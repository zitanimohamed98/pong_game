==> flow/design.v <==
`default_nettype none
`timescale 1ns / 1ns
module vga_sync_gen
(
input wire          CLK,    
input wire          RST,    
output wire         GEN_ACTIVE,
output wire  [23:0] GEN_RGB,
output wire  [10:0] GEN_HCNT,
output wire         GEN_HSYNC,
output wire         GEN_HSYNCP,
output wire  [10:0] GEN_VCNT,
output wire         GEN_VSYNC,
output wire         GEN_VSYNCP,
input wire   [10:0] V_FRONT_PORCH,
input wire   [10:0] V_SYNC,
input wire   [10:0] V_BACK_PORCH,
input wire   [10:0] V_ACTIVE,
input wire          V_SYNC_POL,
input wire   [10:0] H_FRONT_PORCH,
input wire   [10:0] H_SYNC,
input wire   [10:0] H_BACK_PORCH,
input wire   [10:0] H_ACTIVE,
input wire          H_SYNC_POL
);
localparam  FSM_IDLE                = 0;
localparam  FSM_SYNC                = 30;
localparam  FSM_BACK_PORCH          = 40;
localparam  FSM_ACTIVE              = 50;
localparam  FSM_FRONT_PORCH         = 60;
reg   [7:0] fsm_h;
reg         fsm_tic;
reg         fsm_cv;
reg   [7:0] fsm_v;
reg  [10:0] cnt_h;
reg  [10:0] cnt_ha;
reg  [10:0] cnt_v;
reg  [10:0] cnt_va;
reg  [23:0] test_pattern;
reg         active_v;
reg         active_h;
reg         active_hv;
reg         sync_h;
reg         sync_hp;
reg         sync_v;
reg         sync_vp;
wire                             [7:0] test_y = cnt_ha[7:0];
always @(posedge CLK or posedge RST)
 if(RST)                                  test_pattern <= 24'h000000;
 else if(cnt_ha[3:0]==4'd0)               test_pattern <= 24'hFFFFFF;
 else if(cnt_va[3:0]==4'd0)               test_pattern <= 24'hFFFFFF;
 else if(cnt_va[5:4]==2'd0)               test_pattern <= {test_y,test_y,test_y};
 else if(cnt_va[5:4]==2'd1)               test_pattern <= {test_y,8'd0  ,8'd0  };
 else if(cnt_va[5:4]==2'd2)               test_pattern <= {8'd0  ,test_y,8'd0  };
 else if(cnt_va[5:4]==2'd3)               test_pattern <= {8'd0  ,8'd0  ,test_y};
always @(posedge CLK or posedge RST)
    if(RST)                                 fsm_h   <= FSM_IDLE;
    else case(fsm_h)                      
    FSM_IDLE:                               fsm_h   <= FSM_SYNC;
    FSM_SYNC:           if(cnt_h==1)        fsm_h   <= FSM_BACK_PORCH;
    FSM_BACK_PORCH:     if(cnt_h==1)        fsm_h   <= FSM_ACTIVE;
    FSM_ACTIVE:         if(cnt_h==1)        fsm_h   <= FSM_FRONT_PORCH;   
    FSM_FRONT_PORCH:    if(cnt_h==1)        fsm_h   <= FSM_SYNC;  
    endcase
always @(posedge CLK or posedge RST)
    if(RST)                                 fsm_tic <= 1'b0;
    else if(fsm_h == FSM_FRONT_PORCH)       fsm_tic <= cnt_h == 2;
    else                                    fsm_tic <= 1'b0;
always @(posedge CLK or posedge RST)
    if(RST)                                 fsm_cv <= 1'b0;
    else if(fsm_h == FSM_ACTIVE)            fsm_cv <= cnt_h == 1;
    else                                    fsm_cv <= 1'b0;
always @(posedge CLK or posedge RST)
    if(RST)                                 fsm_v  <= FSM_IDLE;
    else if(fsm_tic) case(fsm_v)                   
    FSM_IDLE:                               fsm_v  <= FSM_SYNC;
    FSM_SYNC:           if(cnt_v==1)        fsm_v  <= FSM_BACK_PORCH;
    FSM_BACK_PORCH:     if(cnt_v==1)        fsm_v  <= FSM_ACTIVE;
    FSM_ACTIVE:         if(cnt_v==1)        fsm_v  <= FSM_FRONT_PORCH;   
    FSM_FRONT_PORCH:    if(cnt_v==1)        fsm_v  <= FSM_SYNC;  
    endcase
always @(posedge CLK or posedge RST)
    if(RST)          cnt_h <= 1;
    else case(fsm_h)
    FSM_IDLE:           cnt_h <=              H_SYNC;
    FSM_SYNC:           cnt_h <= (cnt_h==1) ? H_BACK_PORCH      : (cnt_h - 1);
    FSM_BACK_PORCH:     cnt_h <= (cnt_h==1) ? H_ACTIVE          : (cnt_h - 1);
    FSM_ACTIVE:         cnt_h <= (cnt_h==1) ? H_FRONT_PORCH     : (cnt_h - 1);
    FSM_FRONT_PORCH:    cnt_h <= (cnt_h==1) ? H_SYNC            : (cnt_h - 1);
    endcase
always @(posedge CLK or posedge RST)
    if(RST)          cnt_v <= 1;
    else if(fsm_tic) case(fsm_v)
    FSM_IDLE:           cnt_v <=              V_SYNC;
    FSM_SYNC:           cnt_v <= (cnt_v==1) ? V_BACK_PORCH     : (cnt_v - 1);
    FSM_BACK_PORCH:     cnt_v <= (cnt_v==1) ? V_ACTIVE         : (cnt_v - 1);
    FSM_ACTIVE:         cnt_v <= (cnt_v==1) ? V_FRONT_PORCH    : (cnt_v - 1);
    FSM_FRONT_PORCH:    cnt_v <= (cnt_v==1) ? V_SYNC           : (cnt_v - 1);
    endcase
always @(posedge CLK or posedge RST)
    if(RST)                      sync_hp   <=        1'b0;
    else if(fsm_h == FSM_SYNC)   sync_hp   <=  H_SYNC_POL;
    else                         sync_hp   <= !H_SYNC_POL;
always @(posedge CLK or posedge RST)
    if(RST)                      sync_h    <=        1'b0;
    else if(fsm_h == FSM_SYNC)   sync_h    <=        1'b1;
    else                         sync_h    <=        1'b0;
always @(posedge CLK or posedge RST)
    if(RST)                      sync_vp   <=        1'b0;
    else if(fsm_v == FSM_SYNC)   sync_vp   <=  V_SYNC_POL;
    else                         sync_vp   <= !V_SYNC_POL;
always @(posedge CLK or posedge RST)
    if(RST)                      sync_v    <=        1'b0;
    else if(fsm_v == FSM_SYNC)   sync_v    <=        1'b1;
    else                         sync_v    <=        1'b0;
always @(posedge CLK or posedge RST)
    if(RST)                     active_h  <= 1'b0;
    else if(fsm_h != FSM_ACTIVE)active_h  <= 1'b0;
   else                         active_h  <= 1'b1;  
always @(posedge CLK or posedge RST)
    if(RST)                     active_v  <= 1'b0;
    else if(fsm_v != FSM_ACTIVE)active_v  <= 1'b0;
   else                         active_v  <= 1'b1;  
always @(posedge CLK or posedge RST)
    if(RST)                     active_hv <= 1'b0;
    else if(fsm_v != FSM_ACTIVE)active_hv <= 1'b0;
    else if(fsm_h != FSM_ACTIVE)active_hv <= 1'b0;
   else                         active_hv <= 1'b1;  
always @(posedge CLK or posedge RST)
    if(RST)                     cnt_ha    <= 11'd0;
    else if(active_h)           cnt_ha    <= cnt_ha + 11'd1;
    else                        cnt_ha    <= 11'd0;
always @(posedge CLK or posedge RST)
    if(RST)                     cnt_va    <= 11'd0;
    else if( active_v && fsm_cv)cnt_va    <= cnt_va + 11'd1;
    else if(!active_v)          cnt_va    <= 11'd0;
assign GEN_ACTIVE  = active_hv;
assign GEN_RGB     = test_pattern;
assign GEN_HCNT    = cnt_ha;
assign GEN_VCNT    = cnt_va;
assign GEN_HSYNC   = sync_h;
assign GEN_VSYNC   = sync_v;
assign GEN_HSYNCP  = sync_hp;
assign GEN_VSYNCP  = sync_vp;
endmodule
======== Tool chain data of vga_sync_gen ========
Tool output for the design above, in the order of the flow.
Line numbers count from 1 in the design file above.
Operators: Yosys type, input widths -> output width; for muxes data width and select width s.
A cell with n/a has no value.
inputs
  design top .............................. vga_sync_gen
  clock input ............................. CLK
  cell library ............................ sky130hd
  timing corner ........................... tt_025C_1v80

======== Word-level counts ========
Counts by Yosys on the flattened word-level netlist (proc, flatten, opt, wreduce; memories kept). Register bits leave out memories and registers merged into their read ports (data or address). Print and check cells are left out. Cells with the same type and inputs are merged into one.
storage and ports
  register bits ........................... 93
  elaborated cells ........................ 97
operators by class
  add/subtract/negate cells ............... 4
  equal/unequal tests ..................... 25
  mux-type cells .......................... 38
  reductions and logical operators ........ 14
operators by type and width
  cell                   count
  $mux 24                6
  $mux 11                11
  $pmux 11 s5            2
  $pmux 8 s5             2
  $mux 8                 8
  $eq 8x6->1 const B     6
  $add 11x1->11 const B  2
  $sub 11x1->11 const B  2
  $eq 11x1->1 const B    2
  $ne 2x2->1 const B     8
  $eq 8x5->1 const B     2
  $ne 8x6->1 const B     2
  $logic_not 8->1        2
  $eq 11x2->1 const B    1
  $reduce_bool 5->1      2
  $mux 1                 9
  $logic_not 4->1        2
  $reduce_and 6->1       1
  $reduce_bool 6->1      1
  $reduce_and 5->1       1
  $eq 2x2->1 const B     2
  $logic_not 1->1        2
  $eq 2x1->1 const B     1
  $ne 2x1->1 const B     1
  $logic_not 2->1        1
  $reduce_and 2->1       1
  $logic_and 1x1->1      1

======== Depth ========
Longest topological path by Yosys (ltp), each cell counted once; first at word level (registers and memories cut), then after technology mapping (sequential cells cut; the memories' decode and read muxes count).
depth
  word-level depth ........................ 7
  ABC_AREA ................................ 1
  depth in mapped cells ................... 12
  gate-level depth less buffers ........... 12

======== After synthesis ========
Source: synth_stat.txt of the flow (Yosys; design flattened, memories mapped). It holds for the ABC_AREA given above (unset counts as 0); a run with the other value may have another netlist.
Totals and module areas in this step are rounded.
cell types
  cell type                   count  area in all (µm²)
  sky130_fd_sc_hd__dfrtp_1    83     2.08E+03
  sky130_fd_sc_hd__nand2_1    137    514.243
  sky130_fd_sc_hd__o21ai_0    71     355.341
  sky130_fd_sc_hd__inv_1      68     255.245
  sky130_fd_sc_hd__nand3_1    39     195.187
  sky130_fd_sc_hd__nor2_1     51     191.434
  sky130_fd_sc_hd__a21oi_1    35     175.168
  sky130_fd_sc_hd__ha_1       9      112.608
  sky130_fd_sc_hd__dfstp_2    4      105.101
  sky130_fd_sc_hd__a22o_1     9      78.826
  sky130_fd_sc_hd__nand4_1    10     62.56
  sky130_fd_sc_hd__nor2_4     5      56.304
  sky130_fd_sc_hd__xnor2_1    6      52.55
  sky130_fd_sc_hd__nor3_1     9      45.043
  sky130_fd_sc_hd__o2111ai_1  5      43.792
  sky130_fd_sc_hd__clkbuf_1   11     41.29
  sky130_fd_sc_hd__nand3_2    4      40.038
  sky130_fd_sc_hd__nor2_2     6      37.536
Other cell types: 25; their cells: 55.
synthesis totals
  cells in the netlist .................... 617
  synthesis area .......................... 4900 µm²
  area of sequential cells ................ 2200 µm²
  mapped flip-flops ....................... 87

======== Worst setup path after synthesis ========
OpenSTA on the mapped netlist: ideal clock, no wires. The path of least setup slack (recovery checks aside). Input and output delay are each 20% of the period. Register names are those of the netlist, which keeps one name where synthesis merged equal registers.
timing path post-synthesis
  kind .................................... register to register
  start ................................... reg cnt_v[0]
  end ..................................... reg cnt_v[10]
  clock period ............................ 3.4 ns
  library setup time ...................... 0.116 ns
  time at the first pin ................... 0.000 ns
  data arrival time ....................... 1.480 ns
  data required time ...................... 3.284 ns
  setup slack ............................. 1.804 ns
  path delay .............................. 1.596 ns
  stages on the path ...................... 12
  synthesis period reached ................ 1.596 ns
"path delay" = arrival - input delay + setup time.
"stages on the path" counts driving pins, that of a launching flip-flop among them; a cell with two outputs on the path counts twice.
"synthesis period reached" is the clock period less the worst setup slack; recovery checks do not enter. This is arithmetic on one report: input and output delays are still those of the set period (20% each).
Between the ends stands the longest chain of elaborated cells between them, by number of cells; it is not shown to be the way that was timed. Of several equally long chains one is given.
Each line given opens the expression or statement behind the cell; cells for indexed reads and writes are added by Yosys, which also makes memories of some case tables.
At most two assigning lines are given for a register; there are more.
on the way, post-synthesis
  cell sequence ........................... sky130_fd_sc_hd__dfstp_2 > sky130_fd_sc_hd__ha_1 > sky130_fd_sc_hd__inv_1 > sky130_fd_sc_hd__nor2_1 > sky130_fd_sc_hd__nand3_2 > sky130_fd_sc_hd__nor2_4 > sky130_fd_sc_hd__buf_6 > sky130_fd_sc_hd__nand3_2 > sky130_fd_sc_hd__o22ai_1 > sky130_fd_sc_hd__nand2_1 > sky130_fd_sc_hd__nand2_1 > sky130_fd_sc_hd__nand2_1
  cells in the longest elaborated chain ... 3
  elaborated cells between the ends (all ways) .. 7
  classes of those cells .................. add/sub: 1; eq/ne: 1; mux: 5
RTL lines, path post-synthesis
  item             RTL line  source
  start, declared  37        reg  [10:0] cnt_v;
  start, assigned  95        FSM_SYNC:           cnt_v <= (cnt_v==1) ? V_BACK_PORCH     : (cnt_v - 1);
  start, assigned  96        FSM_BACK_PORCH:     cnt_v <= (cnt_v==1) ? V_ACTIVE         : (cnt_v - 1);
  $sub 11x1->11    98        FSM_FRONT_PORCH:    cnt_v <= (cnt_v==1) ? V_SYNC           : (cnt_v - 1);
  $mux 11          98
  $pmux 11 s5      93        else if(fsm_tic) case(fsm_v)
  end, assigned    95
  end, assigned    96
  end, declared    37

======== Worst path after layout ========
Path of least setup slack in the final report of record 1 (OpenROAD, finished layout, wires in). Where an end is a register, its clock arrival counts in the times.
timing path after layout
  kind .................................... register to register
  start ................................... reg fsm_v
  end ..................................... reg cnt_v[3]
  clock period ............................ 3.0 ns
  library setup time ...................... 0.12 ns
  time at the first pin ................... 0.35 ns
  data arrival time ....................... 2.49 ns
  data required time ...................... 3.23 ns
  setup slack ............................. 0.74 ns
  stages on the path ...................... 7
An end named without its bit number is one bit of that signal or, where synthesis recoded a state register, one of its new flip-flops.
At most two assigning lines are given for a register; there are more.
on the way, after layout
  cell sequence ........................... sky130_fd_sc_hd__dfrtp_1 > sky130_fd_sc_hd__nor2_1 > sky130_fd_sc_hd__nand3_2 > sky130_fd_sc_hd__o21ai_4 > sky130_fd_sc_hd__inv_1 > sky130_fd_sc_hd__nor2_1 > sky130_fd_sc_hd__a31oi_1
RTL lines, path after layout
  item             RTL line  source
  start, declared  34        reg   [7:0] fsm_v;
  start, assigned  74        if(RST)                                 fsm_v  <= FSM_IDLE;
  start, assigned  76        FSM_IDLE:                               fsm_v  <= FSM_SYNC;
  end, assigned    95        FSM_SYNC:           cnt_v <= (cnt_v==1) ? V_BACK_PORCH     : (cnt_v - 1);
  end, assigned    96        FSM_BACK_PORCH:     cnt_v <= (cnt_v==1) ? V_ACTIVE         : (cnt_v - 1);
  end, declared    37        reg  [10:0] cnt_v;
No chain of elaborated cells between the ends is given.

Data sheet: physical implementation of vga_sync_gen

Below are 2 stored runs of the flow (Yosys, OpenROAD; platform sky130hd) on vga_sync_gen, each with its settings and what was measured, unordered. Constraints: input delay and output delay 20% of the set period each, output load 0.01 pF.
"period reached" means the clock period less the worst setup slack. The figure is calculated, with input and output delays left at 20% of the set period.
"allowed time less slack (worst setup path)" means the part of the period allowed to the worst setup path (the constraints hold back 20% at inputs and 20% at outputs) less its slack; where the path has registers, the arrival times of their clocks count too.
"overall power" is the tool's figure for a default switching activity; nothing was simulated.
Results are given in rounded form.

---- record 1 ----
settings
  period_ns = 3.0
  CORE_UTILIZATION = 22
  SETUP_SLACK_MARGIN = 0.35
  PLACE_DENSITY = 0.39
  CELL_PAD_IN_SITES_GLOBAL_PLACEMENT = 1
  CELL_PAD_IN_SITES_DETAIL_PLACEMENT = 0
  TNS_END_PERCENT = 50
  ABC_AREA = 1
  GPL_ROUTABILITY_DRIVEN = 1
  CTS_CLUSTER_SIZE = 94
  CTS_CLUSTER_DIAMETER = 306
  CAP_MARGIN = 20
  CORE_MARGIN = 2
  SLEW_MARGIN = 20
results
  area of the die ......................... 23000 µm²
  final design utilization ................ 0.32
  overall power ........................... 3100 uW
  setup total negative slack .............. 0.000 ns
  synthesis area .......................... 4900 µm²
  allowed time less slack (worst setup path) .. 2.26 ns
  critical path kind ...................... register to register
  period reached .......................... 2.257 ns
  smallest setup slack .................... 0.74 ns
  standard-cell area after layout ......... 6900 µm²

---- record 2 ----
settings
  period_ns = 1.79
  CORE_UTILIZATION = 29
  SETUP_SLACK_MARGIN = 0.05
  PLACE_DENSITY_LB_ADDON = 0.14
  HOLD_SLACK_MARGIN = -0.05
  CELL_PAD_IN_SITES_GLOBAL_PLACEMENT = 0
  GPL_ROUTABILITY_DRIVEN = 0
  CTS_CLUSTER_DIAMETER = 299
  CAP_MARGIN = 10
  SLEW_MARGIN = 40
  CORE_MARGIN = 2
results
  area of the die ......................... 17000 µm²
  final design utilization ................ 0.46
  overall power ........................... 5600 uW
  setup total negative slack .............. -5.0 ns
  synthesis area .......................... 4700 µm²
  allowed time less slack (worst setup path) .. 2.24 ns
  critical path kind ...................... register to register
  period reached .......................... 2.235 ns
  smallest setup slack .................... -0.45 ns
  standard-cell area after layout ......... 7400 µm²
