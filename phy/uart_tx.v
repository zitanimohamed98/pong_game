==> flow/design.v <==
module uart_tx
(
input wire		CLK,
input wire		RST,
output reg		TXD,
input wire				STBi,
input wire[7:0]		DATi,
output reg		ACKi
);
parameter PRESCALER = 434;
localparam	FSM_IDLE			= 0;
localparam	FSM_READ			= 10;
localparam	FSM_SYNC			= 30;
localparam	FSM_BIT_START	= 40;
localparam	FSM_BIT_0		= 41;
localparam	FSM_BIT_1		= 42;
localparam	FSM_BIT_2		= 43;
localparam	FSM_BIT_3		= 44;
localparam	FSM_BIT_4		= 45;
localparam	FSM_BIT_5		= 46;
localparam	FSM_BIT_6		= 47;
localparam	FSM_BIT_7		= 48;
localparam	FSM_BIT_STOP	= 49;
reg[9:0]		PS;
reg			SMPL;
reg[7:0]		FSM;
reg[7:0]		DAT;
always @(posedge CLK or posedge RST)
	if(RST)			PS <= (PRESCALER-1);
	else 				PS <= (PS==0) ? (PRESCALER-1) : (PS-1);
always @(posedge CLK or posedge RST)
	if(RST)	SMPL <= 0;
	else		SMPL <= (PS == 0);
always @(posedge CLK or posedge RST)
	if(RST)	FSM <= 0;
	else casex(FSM)
	FSM_IDLE:	if(STBi)		FSM <= FSM_READ;	
	FSM_READ:					FSM <= FSM_SYNC;
	FSM_SYNC:		if(SMPL)	FSM <= FSM_BIT_START;	
	FSM_BIT_START:	if(SMPL)	FSM <= FSM_BIT_0;	
	FSM_BIT_0:		if(SMPL)	FSM <= FSM_BIT_1;	
	FSM_BIT_1:		if(SMPL)	FSM <= FSM_BIT_2;	
	FSM_BIT_2:		if(SMPL)	FSM <= FSM_BIT_3;	
	FSM_BIT_3:		if(SMPL)	FSM <= FSM_BIT_4;	
	FSM_BIT_4:		if(SMPL)	FSM <= FSM_BIT_5;	
	FSM_BIT_5:		if(SMPL)	FSM <= FSM_BIT_6;	
	FSM_BIT_6:		if(SMPL)	FSM <= FSM_BIT_7;	
	FSM_BIT_7:		if(SMPL)	FSM <= FSM_BIT_STOP;	
	FSM_BIT_STOP:	if(SMPL)	FSM <= FSM_IDLE;	
	endcase
always @(posedge CLK or posedge RST)
	if(RST)	DAT <= 0;
	else if(FSM == FSM_IDLE && STBi)	DAT <= DATi;	
always @(posedge CLK or posedge RST)
	if(RST)	ACKi <= 0;
	else if(FSM == FSM_IDLE && STBi)	ACKi <= 1;
	else	ACKi <= 0;
always @(posedge CLK or posedge RST)
	if(RST)	TXD <= 1;
	else casex(FSM)
	FSM_BIT_START:	TXD <= 0;
	FSM_BIT_0:		TXD <= DAT[0];
	FSM_BIT_1:		TXD <= DAT[1];
	FSM_BIT_2:		TXD <= DAT[2];
	FSM_BIT_3:		TXD <= DAT[3];
	FSM_BIT_4:		TXD <= DAT[4];
	FSM_BIT_5:		TXD <= DAT[5];
	FSM_BIT_6:		TXD <= DAT[6];
	FSM_BIT_7:		TXD <= DAT[7];
	FSM_BIT_STOP:	TXD <= 1;
	default:			TXD <= 1;
	endcase
endmodule
# From RTL to reports: uart_tx
# What the tools print for uart_tx, step after step.
# Line numbers count from 1 in the design file above.
# Library cell names are shortened.
# Not given: -
# inputs
top	uart_tx
clock	CLK
lib	sky130hd
pvt_corner	tt_025C_1v80

# After elaboration
# Source: Yosys, flattened and elaborated, memories not mapped. Widths are those after wreduce. Registers that Yosys merges into a memory's read port (data or address) are not register bits. Print and check cells do not count. Equal cells are merged and count once.
# classes
add_sub_neg	1
equal	24
muxes	16
n_reduce_logical	5
# op_table
op	count
8-bit case mux with 13-bit select	1
8-bit two-way mux	12
8-bit by 6-bit equality test with 1-bit output with constant B	10
2-bit != test with constant B	12
13-bit AND reduction	1
13-bit nonzero test	1
10-bit by 1-bit subtractor with 10-bit output with constant B	1
10-bit zero test	1
10-bit two-way mux	1
1-bit case mux with 9-bit select	1
8-bit by 4-bit equality test with 1-bit output with constant B	1
8-bit by 5-bit equality test with 1-bit output with constant B	1
8-bit zero test	1
1-bit logical AND	1
1-bit two-way mux	1
# bits
reg_bits	29
in_bits	11

# Depth
# Depth = most cells in a row (Yosys ltp): at word level without a register or memory, in the mapped netlist without a sequential cell, where the memories' decode and read muxes count.
# depth
ltp_word	3
abc_area	0
depth_mapped	5
ltp_nobuf	5

# Synthesis result
# Source: synth_stat.txt of the flow (Yosys; design flattened, memories mapped). It holds for the ABC_AREA given above (unset counts as 0); a run with the other value may have another netlist.
# synth_totals
stdcells	105
mapped_area_um2	1380.1
seq_area_um2	834.6
ff_cells	33
# types
cell	count	type_area_um2
dfrtp_1	26	650.624
mux2_2	19	213.955
dfstp_2	7	183.926
nor2_1	8	30.029
nor3_1	6	30.029
inv_1	7	26.275
xnor2_1	3	26.275
mux2_1	2	22.522
nor4_4	1	21.27
a211oi_1	2	15.014
a22oi_1	2	15.014
and3_2	2	15.014
ha_1	1	12.512
nor4_2	1	12.512
nand2_1	3	11.261
a21oi_1	2	10.01
nand3_1	2	10.01
a221oi_1	1	8.758
# Other cell types: 10; their cells: 10.

# Timing after synthesis
# Path of least setup slack by OpenSTA after synthesis, without wires, with an ideal clock, recovery checks aside; 20% of the period is set as input and as output delay. Where synthesis merged equal registers, the netlist keeps one of their names.
# synth_path
path_type	register to register
startpoint	register PS[4]
endpoint	register PS[9]
clock_period_ps	2220
setup_ps	127
t_first_pin_ps	0
arrival_time_ps	1209
required_time_ps	2093
path_slack_ps	884
delay_ps	1336
stages	4
path_buffers	0
synth_period_reached_ps	1336
# "delay_ps" is the arrival time less input delay plus setup time.
# "stages" counts driving pins, that of a launching flip-flop among them; a cell with two outputs on the path counts twice.
# "synth_period_reached_ps" is the clock period less the worst setup slack; recovery checks do not enter. This is arithmetic on one report: input and output delays are still those of the set period (20% each).
# The rows between start and end are the longest chain of elaborated cells between them; the timing report does not say that the signal goes this way. Where chains are equally long, one stands for them.
# Each line given opens the expression or statement behind the cell; cells for indexed reads and writes are added by Yosys, which also makes memories of some case tables.
# synth_via
cell_sequence	dfstp_2 > nor4_4 > nand4b_1 > mux2_1
elab_chain_len	2
cells_between	3
# synth_rtl
item	line_no	source
start: declaration	24	reg[9:0] PS;
start: assignment	29	if(RST) PS <= (PRESCALER-1);
start: assignment	30	else PS <= (PS==0) ? (PRESCALER-1) : (PS-1);
10-bit by 1-bit subtractor with 10-bit output	30
10-bit two-way mux	30
end: assignment	29
end: assignment	30
end: declaration	24

# Timing after layout
# Path of least setup slack in the final report of run 1 (OpenROAD, finished layout, wires in). Where an end is a register, its clock arrival counts in the times.
# The path's times are printed in steps of 10 ps; the period is the one set.
# layout_path
path_type	register to output
startpoint	register TXD
endpoint	output TXD
clock_period_ps	2670
out_delay_ps	530
t_first_pin_ps	280
arrival_time_ps	1320
required_time_ps	2140
path_slack_ps	820
stages	2
path_buffers	1
# At most two assigning lines are given for a register; there are more.
# layout_via
cell_sequence	dfstp_2 > clkdlybuf4s50_1
elab_chain_len	0
cells_between	0
# layout_rtl
item	line_no	source
start: declaration	5	output reg TXD,
start: assignment	62	FSM_BIT_0: TXD <= DAT[0];
start: assignment	63	FSM_BIT_1: TXD <= DAT[1];
end: declaration	5

# Below are 2 stored runs of the flow (Yosys, OpenROAD; platform sky130hd) on uart_tx, each with its settings and what was measured, unordered. Constraints: input delay and output delay 20% of the set period each, output load 0.01 pF.
# By "achieved_clock_period_ps" is meant the clock period of the run minus its worst setup slack. This is arithmetic on one report: input and output delays are still those of the set period (20% each).
# By "worst_path_ps" is meant the share of the clock period that the worst setup path is allowed (20% is reserved at inputs, 20% at outputs), minus its slack. Clock arrival times at its registers enter into it.
# "totalPower_mw": no workload was simulated; the value follows from the tool's default switching activity.
# "worst_path_ps" is known to 10 ps.
# Among the settings, . means not set for that run.
run	period_ns	CORE_UTILIZATION	SETUP_SLACK_MARGIN	PLACE_DENSITY_LB_ADDON	CORE_ASPECT_RATIO	CELL_PAD_IN_SITES_GLOBAL_PLACEMENT	TNS_END_PERCENT	CTS_CLUSTER_DIAMETER	SLEW_MARGIN	MIN_ROUTING_LAYER	CAP_MARGIN	CORE_MARGIN	ABC_AREA	GPL_ROUTABILITY_DRIVEN	MAX_ROUTING_LAYER	setupTns_ps	totalPower_mw	synthArea_um2	setup_ws_ps	finish.utilization_pct	achieved_clock_period_ps	final_die_area_um2	worst_path_ps	critical_path_kind
run 1	2.67	35	0.26	0.29	1.29	0	100	94	15	met2	20	2	.	.	.	0	0.9205	1380.1	821	44.1	1849	4465.4	1320	register to output
run 2	1.54	20	.	.	.	.	.	.	20	met1	40	4	1	0	met4	0	1.823	1418.9	66	26.3	1474	8505.5	1170	register to output
